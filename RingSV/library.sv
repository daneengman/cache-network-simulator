==> flow/design.v <==
module register
  #(parameter WIDTH=16)
  (input logic clock, reset, clear, en,
   input logic [WIDTH-1:0] D,
   output logic [WIDTH-1:0] Q);
  always_ff @(posedge clock, posedge reset) 
    if (reset) Q <= 'b0;
    else if (en) Q <= D;
    else if (clear) Q <= 'b0;
endmodule: register
module counter
  #(parameter WIDTH=8)
  (input  logic [WIDTH-1:0] D,
   input  logic             en, clear, load, clock, up,
   output logic [WIDTH-1:0] Q);
  always_ff @(posedge clock)
    if (clear)
      Q <= {WIDTH {1'b0}};
    else if (load)
      Q <= D;
    else if (en)
      if (up)
        Q <= Q + 1'b1;
      else
        Q <= Q - 1'b1;
endmodule : counter
module countUpTo
  #(parameter WIDTH=8)
  (input  logic [WIDTH-1:0] D, goal,
   input  logic             en, clear, load, clock, up,
   output logic             done);
  logic [WIDTH-1:0] Q;
  assign done = (Q == goal-1);
  always_ff @(posedge clock)
    if (clear)
      Q <= {WIDTH {1'b0}};
    else if (load)
      Q <= D;
    else if (en)
      if (up)
        Q <= Q + 1'b1;
      else
        Q <= Q - 1'b1;
endmodule : countUpTo
module countUpToAndStop
  #(parameter WIDTH=8)
  (input  logic [WIDTH-1:0] D, goal,
   input  logic             en, clear, load, clock, up,
   output logic             done);
  logic [WIDTH-1:0] Q;
  assign done = (Q == goal-1);
  always_ff @(posedge clock)
    if (clear)
      Q <= {WIDTH {1'b0}};
    else if (load)
      Q <= D;
    else if (en && ~done)
      if (up)
        Q <= Q + 1'b1;
      else
        Q <= Q - 1'b1;
endmodule : countUpToAndStop
module FIFO #(parameter WIDTH=32, HEIGHT=16) (
    input logic              clock, reset_n,
    input logic [WIDTH-1:0]  data_in,
    input logic              we, re, 
    output logic [WIDTH-1:0] data_out,
    output logic             full, empty);
    logic [HEIGHT-1:0][WIDTH-1:0] Q;
    logic [$clog2(HEIGHT):0] putPtr, getPtr;  
    logic [$clog2(HEIGHT)+1:0] count;
    logic reset;
    assign reset = ~reset_n;
    assign empty = (count == 0);
    assign full = (count == HEIGHT);
    assign data_out = empty ? 'b0 : Q[getPtr];
    always_ff @(posedge clock, posedge reset) begin
      if (reset) begin
        count <= 0;
        getPtr <= 0;
        putPtr <= 0;
      end
      else begin
        if (re && we) begin
          getPtr <= getPtr + 1;
          putPtr <= putPtr + 1;
          Q[getPtr] <= {WIDTH{1'b1}};
          Q[putPtr] <= data_in;
        end else if (re && (!empty)) begin  
          getPtr <= getPtr + 1;
          count <= count - 1;
          Q[getPtr] <= {WIDTH{1'b1}};
        end
        else if (we && (!full)) begin  
          Q[putPtr] <= data_in;
          putPtr <= putPtr + 1;
          count <= count + 1;
        end
      end
    end
endmodule : FIFO
module PISO 
  #(parameter WIDTH = 64, OUTWIDTH = 16)
  (input logic clock, reset_n, 
   input logic [WIDTH-1:0] data_in,
   input logic re, we, 
   output logic [OUTWIDTH-1:0] data_out);
  logic [WIDTH-1:0] Q;
  assign data_out = Q[WIDTH-1:WIDTH-OUTWIDTH];
  always_ff @(posedge clock, negedge reset_n) begin
    if (~reset_n) begin
      Q <= 'b0;
    end else if (re) begin 
      Q <= Q << OUTWIDTH;
    end else if (we) begin
      Q <= data_in;
    end
  end 
endmodule: PISO
module SIPO
  #(parameter WIDTH = 16, OUTWIDTH = 64)
  (input logic clock, reset_n, 
   input logic [WIDTH-1:0] data_in,
   input logic re, we, 
   output logic [OUTWIDTH-1:0] data_out);
  logic [OUTWIDTH-1:0] Q;
  assign data_out = Q;
  always_ff @(posedge clock, negedge reset_n) begin
    if (~reset_n) begin
      Q <= 'b0;
    end else if (re) begin 
      Q <= 'b0;
    end else if (we) begin
      Q <= (Q << WIDTH) | data_in;
    end
  end 
endmodule: SIPO
module FIFO_PISO #(parameter WIDTH=32, HEIGHT=16, OUTWIDTH=8) (
    input logic              clock, reset_n,
    input logic [WIDTH-1:0]  data_in,
    input logic              we, re, 
    output logic [OUTWIDTH-1:0] data_out,
    output logic             full, empty);
    logic done;
    logic [HEIGHT-1:0][WIDTH-1:0] Q;
    logic [$clog2(HEIGHT)-1:0] putPtr, getPtr;  
    logic [$clog2(HEIGHT):0] count;
    logic [OUTWIDTH-1:0] flitOut;
    logic reset;
    assign reset = ~reset_n;
    assign empty = (count == 0);
    assign full = (count == HEIGHT);
    countUpToAndStop #(.WIDTH(32)) sameTurn(.D('b0), .goal(8),
                             .en(1'b1), .clear(re), .load(1'b0), .clock(clock), 
                             .up(1'b1), .done(done));
    PISO #(.WIDTH(WIDTH-OUTWIDTH), .OUTWIDTH(OUTWIDTH)) dout(.clock, .reset_n, 
                                             .data_in(Q[getPtr][WIDTH-OUTWIDTH-1:0]),
                                             .re(~done), .we(re), 
                                             .data_out(flitOut));
    assign data_out = re ? Q[getPtr][WIDTH-1:WIDTH-OUTWIDTH] : flitOut;
    always_ff @(posedge clock, posedge reset) begin
      if (reset) begin
        count <= 0;
        getPtr <= 0;
        putPtr <= 0;
      end
      else begin
        if (re && we && (!empty) && (!full)) begin
          getPtr <= getPtr + 1;
          Q[putPtr] <= data_in;
          putPtr <= putPtr + 1;
          Q[getPtr] <= {WIDTH{1'b1}};
        end else if (re && (!empty)) begin  
          getPtr <= getPtr + 1;
          count <= count - 1;
          Q[getPtr] <= {WIDTH{1'b1}};
        end
        else if (we && (!full)) begin  
          Q[putPtr] <= data_in;
          putPtr <= putPtr + 1;
          count <= count + 1;
        end
      end
    end
endmodule : FIFO_PISO
From RTL to reports: SIPO --
The steps from the RTL of SIPO to its reports follow in flow order. Lines are those of the file above, counted from 1. Operators: Yosys type, input widths -> output width; for muxes data width and select width s. Not given: -
Inputs: design top SIPO, clock port clock, cell library sky130hd, timing corner tt_025C_1v80

Elaborated design --
Yosys after proc, flatten, opt, wreduce and memory -nomap, before mapping. Memory bits, and registers merged into a memory's read port (data or address), are not among the register bits. Print and check cells are not counted. Equal cells are merged and count once.
Operators by class: bitwise gates (word level) 1, div/mod/pow operators 0, add/subtract/negate cells 0, shift operators 0, multiplexer cells 2, order comparisons 0, reductions and logical operators 1, multiply operators 0, equality and inequality tests 0
Operators with widths (number):
- $mux 64 | 2
- $or 64x16->64 | 1
- $reduce_bool 2->1 | 1
Word-level totals: output and inout port bits 64, memories 0, word-level cells 5, register bits 64, latch bits 0, clocked read ports x word width 0, bits in read-only memories 0, memory bits (writable) 0

Depth --
Yosys ltp: most cells in a row. Word level: on the elaborated netlist, between registers, memories and ports. Mapped: between sequential cells and ports; inverters and the memories' decode and read muxes count.
Logic depth: depth in word-level cells 3, ABC_AREA 0, mapped depth 4

Synthesis result --
Yosys stat after the flow's synthesis: flattened, memories mapped to cells. It holds for the ABC_AREA given above (unset counts as 0); a run with the other value may have another netlist.
Cells by type (number):
- sky130_fd_sc_hd__dfrtp_1 | 64
- sky130_fd_sc_hd__mux2i_1 | 64
- sky130_fd_sc_hd__nor2_1 | 64
- sky130_fd_sc_hd__buf_8 | 6
- sky130_fd_sc_hd__buf_1 | 6
- sky130_fd_sc_hd__buf_6 | 1
- sky130_fd_sc_hd__clkbuf_2 | 1
Mapped netlist: chip area (Yosys) 2611.3 sq um, flip-flop cells 64, sequential area 1601.5 sq um, cells in the netlist 206

Timing after synthesis --
Source: OpenSTA report_checks on the synthesized netlist (no wires, ideal clock, input and output delay 20% of the period each), path of least setup slack; recovery checks are left aside. Register names are those of the netlist, which keeps one name where synthesis merged equal registers.
Path after synthesis: kind input -> register, start point input we, end point register Q[16], driving pins on the path 4, input delay 0.159 ns, time at the first pin 0.159 ns, delay of the path 0.660 ns, data arrival time 0.687 ns, period 0.794 ns, setup time 0.132 ns, path slack -0.025 ns, buffers on the path 2, synthesis period reached 0.819 ns
"delay of the path" is the arrival time less input delay plus setup time. "driving pins on the path" counts driving pins, that of a launching flip-flop among them; a cell with two outputs on the path counts twice. "synthesis period reached" is the clock period less the worst setup slack; recovery checks do not enter. This is arithmetic on one report: input and output delays are still those of the set period (20% each). Between the ends stands the longest chain of elaborated cells between them, by number of cells; it is not shown to be the way that was timed. Of several equally long chains one is given. A line is the first line of the expression or statement that the cell stems from. Yosys adds cells for indexed reads and writes and turns some case tables into memories. At most two assigning lines are given for a register; there are more.
On the way, after synthesis: cell sequence sky130_fd_sc_hd__buf_6 sky130_fd_sc_hd__buf_8 sky130_fd_sc_hd__mux2i_1 sky130_fd_sc_hd__nor2_1, cells in the longest elaborated chain 2, elaborated cells between the ends (all ways) 3
Ends and longest elaborated chain, after synthesis:
- from (decl) | line 124 | input logic re, we,
- $mux 64 | line 133 | end else if (we) begin
- $mux 64 | line 131 | end else if (re) begin
- to (assign) | line 130 | Q <= 'b0;
- to (assign) | line 134 | Q <= (Q << WIDTH) | data_in;
- to (decl) | line 126 | logic [OUTWIDTH-1:0] Q;

Timing after layout --
From the final timing report of run B: the path of least setup slack in the routed layout; clock arrival at registers is part of the times.
Path post-layout: kind register -> output, start point register Q[24], end point output data_out[24], driving pins on the path 2, period 0.706 ns, time at the first pin 0.33 ns, path slack -0.31 ns, buffers on the path 1, data arrival time 0.88 ns, external output delay 0.14 ns
At most two assigning lines are given for a register; there are more.
On the way, post-layout: cell sequence sky130_fd_sc_hd__dfrtp_1 sky130_fd_sc_hd__buf_2, cells in the longest elaborated chain 0, elaborated cells between the ends (all ways) 0
Ends and longest elaborated chain, post-layout:
- from (decl) | line 126 | logic [OUTWIDTH-1:0] Q;
- from (assign) | line 130 | Q <= 'b0;
- from (assign) | line 134 | Q <= (Q << WIDTH) | data_in;
- to (decl) | line 125 | output logic [OUTWIDTH-1:0] data_out);

Subject: SIPO on sky130hd, stored results

Hello all,

Design SIPO on sky130hd. What follows are 2 stored runs of the flow, each under its own settings; their order means nothing. The constraints put input and output delay at 20% of the set period each and load the outputs with 0.01 pF.
"time of the worst setup path": the worst setup path's part of the clock period (all of it between registers, 20% less for each end at a port) less its slack. A launch clock that arrives late makes it longer, a capture clock that arrives late makes it shorter.
"overall power" rests on the timing tool's default activity at the inputs, not on a simulated workload.

[run A] flow files
==> flow/run.sh <==
#!/bin/bash
# the make line also repeats the synthesis and layout settings of config.mk as NAME=value (left out here)
make -C /OpenROAD-flow-scripts/flow DESIGN_CONFIG=/design/flow/config.mk WORK_HOME=/design/flow/orfs CLKGATE_MAP_FILE= finish
==> flow/config.mk <==
export PLATFORM = sky130hd
export DESIGN_NAME = SIPO
export DESIGN_NICKNAME = SIPO
export VERILOG_FILES = /design/flow/design.v
export SDC_FILE = /design/flow/constraint.sdc
export NUM_CORES = 4
export LEC_CHECK = 0
export CAP_MARGIN = 20
export CELL_PAD_IN_SITES_GLOBAL_PLACEMENT = 2
export CORE_ASPECT_RATIO = 0.52
export CORE_MARGIN = 6
export CORE_UTILIZATION = 60
export CTS_CLUSTER_DIAMETER = 29
export GPL_ROUTABILITY_DRIVEN = 0
export PLACE_DENSITY_LB_ADDON = 0.18
export SETUP_SLACK_MARGIN = -0.01
export SLEW_MARGIN = 0
==> flow/constraint.sdc <==
create_clock -name core_clock -period 1.03 [get_ports {clock}]
set_input_delay 0.2060 -clock core_clock [delete_from_list [all_inputs] [get_ports {clock}]]
set_output_delay 0.2060 -clock core_clock [all_outputs]
set_load 0.01 [all_outputs]

[run A] result: incomplete, placement halted on FLW-0024

[run B] flow files
==> flow/run.sh <==
#!/bin/bash
# the make line also repeats the synthesis and layout settings of config.mk as NAME=value (left out here)
make -C /OpenROAD-flow-scripts/flow DESIGN_CONFIG=/design/flow/config.mk WORK_HOME=/design/flow/orfs CLKGATE_MAP_FILE= finish
==> flow/config.mk <==
export PLATFORM = sky130hd
export DESIGN_NAME = SIPO
export DESIGN_NICKNAME = SIPO
export VERILOG_FILES = /design/flow/design.v
export SDC_FILE = /design/flow/constraint.sdc
export NUM_CORES = 4
export LEC_CHECK = 0
export CAP_MARGIN = 40
export CELL_PAD_IN_SITES_GLOBAL_PLACEMENT = 2
export CORE_MARGIN = 2
export CORE_UTILIZATION = 21
export MAX_ROUTING_LAYER = met4
export MIN_ROUTING_LAYER = met2
export PLACE_DENSITY_LB_ADDON = 0.13
export SETUP_SLACK_MARGIN = -0.03
export SLEW_MARGIN = 0
==> flow/constraint.sdc <==
create_clock -name core_clock -period 0.706 [get_ports {clock}]
set_input_delay 0.1412 -clock core_clock [delete_from_list [all_inputs] [get_ports {clock}]]
set_output_delay 0.1412 -clock core_clock [all_outputs]
set_load 0.01 [all_outputs]

[run B] result: overall power 9090 uW; die size 13342.6 sq um; smallest setup slack -0.314 ns; time of the worst setup path 0.88 ns; class of the worst setup path register -> output; synthesis area 2611.3 sq um; post-route worst hold slack 0.226 ns; final design utilization 36.5%

Thanks
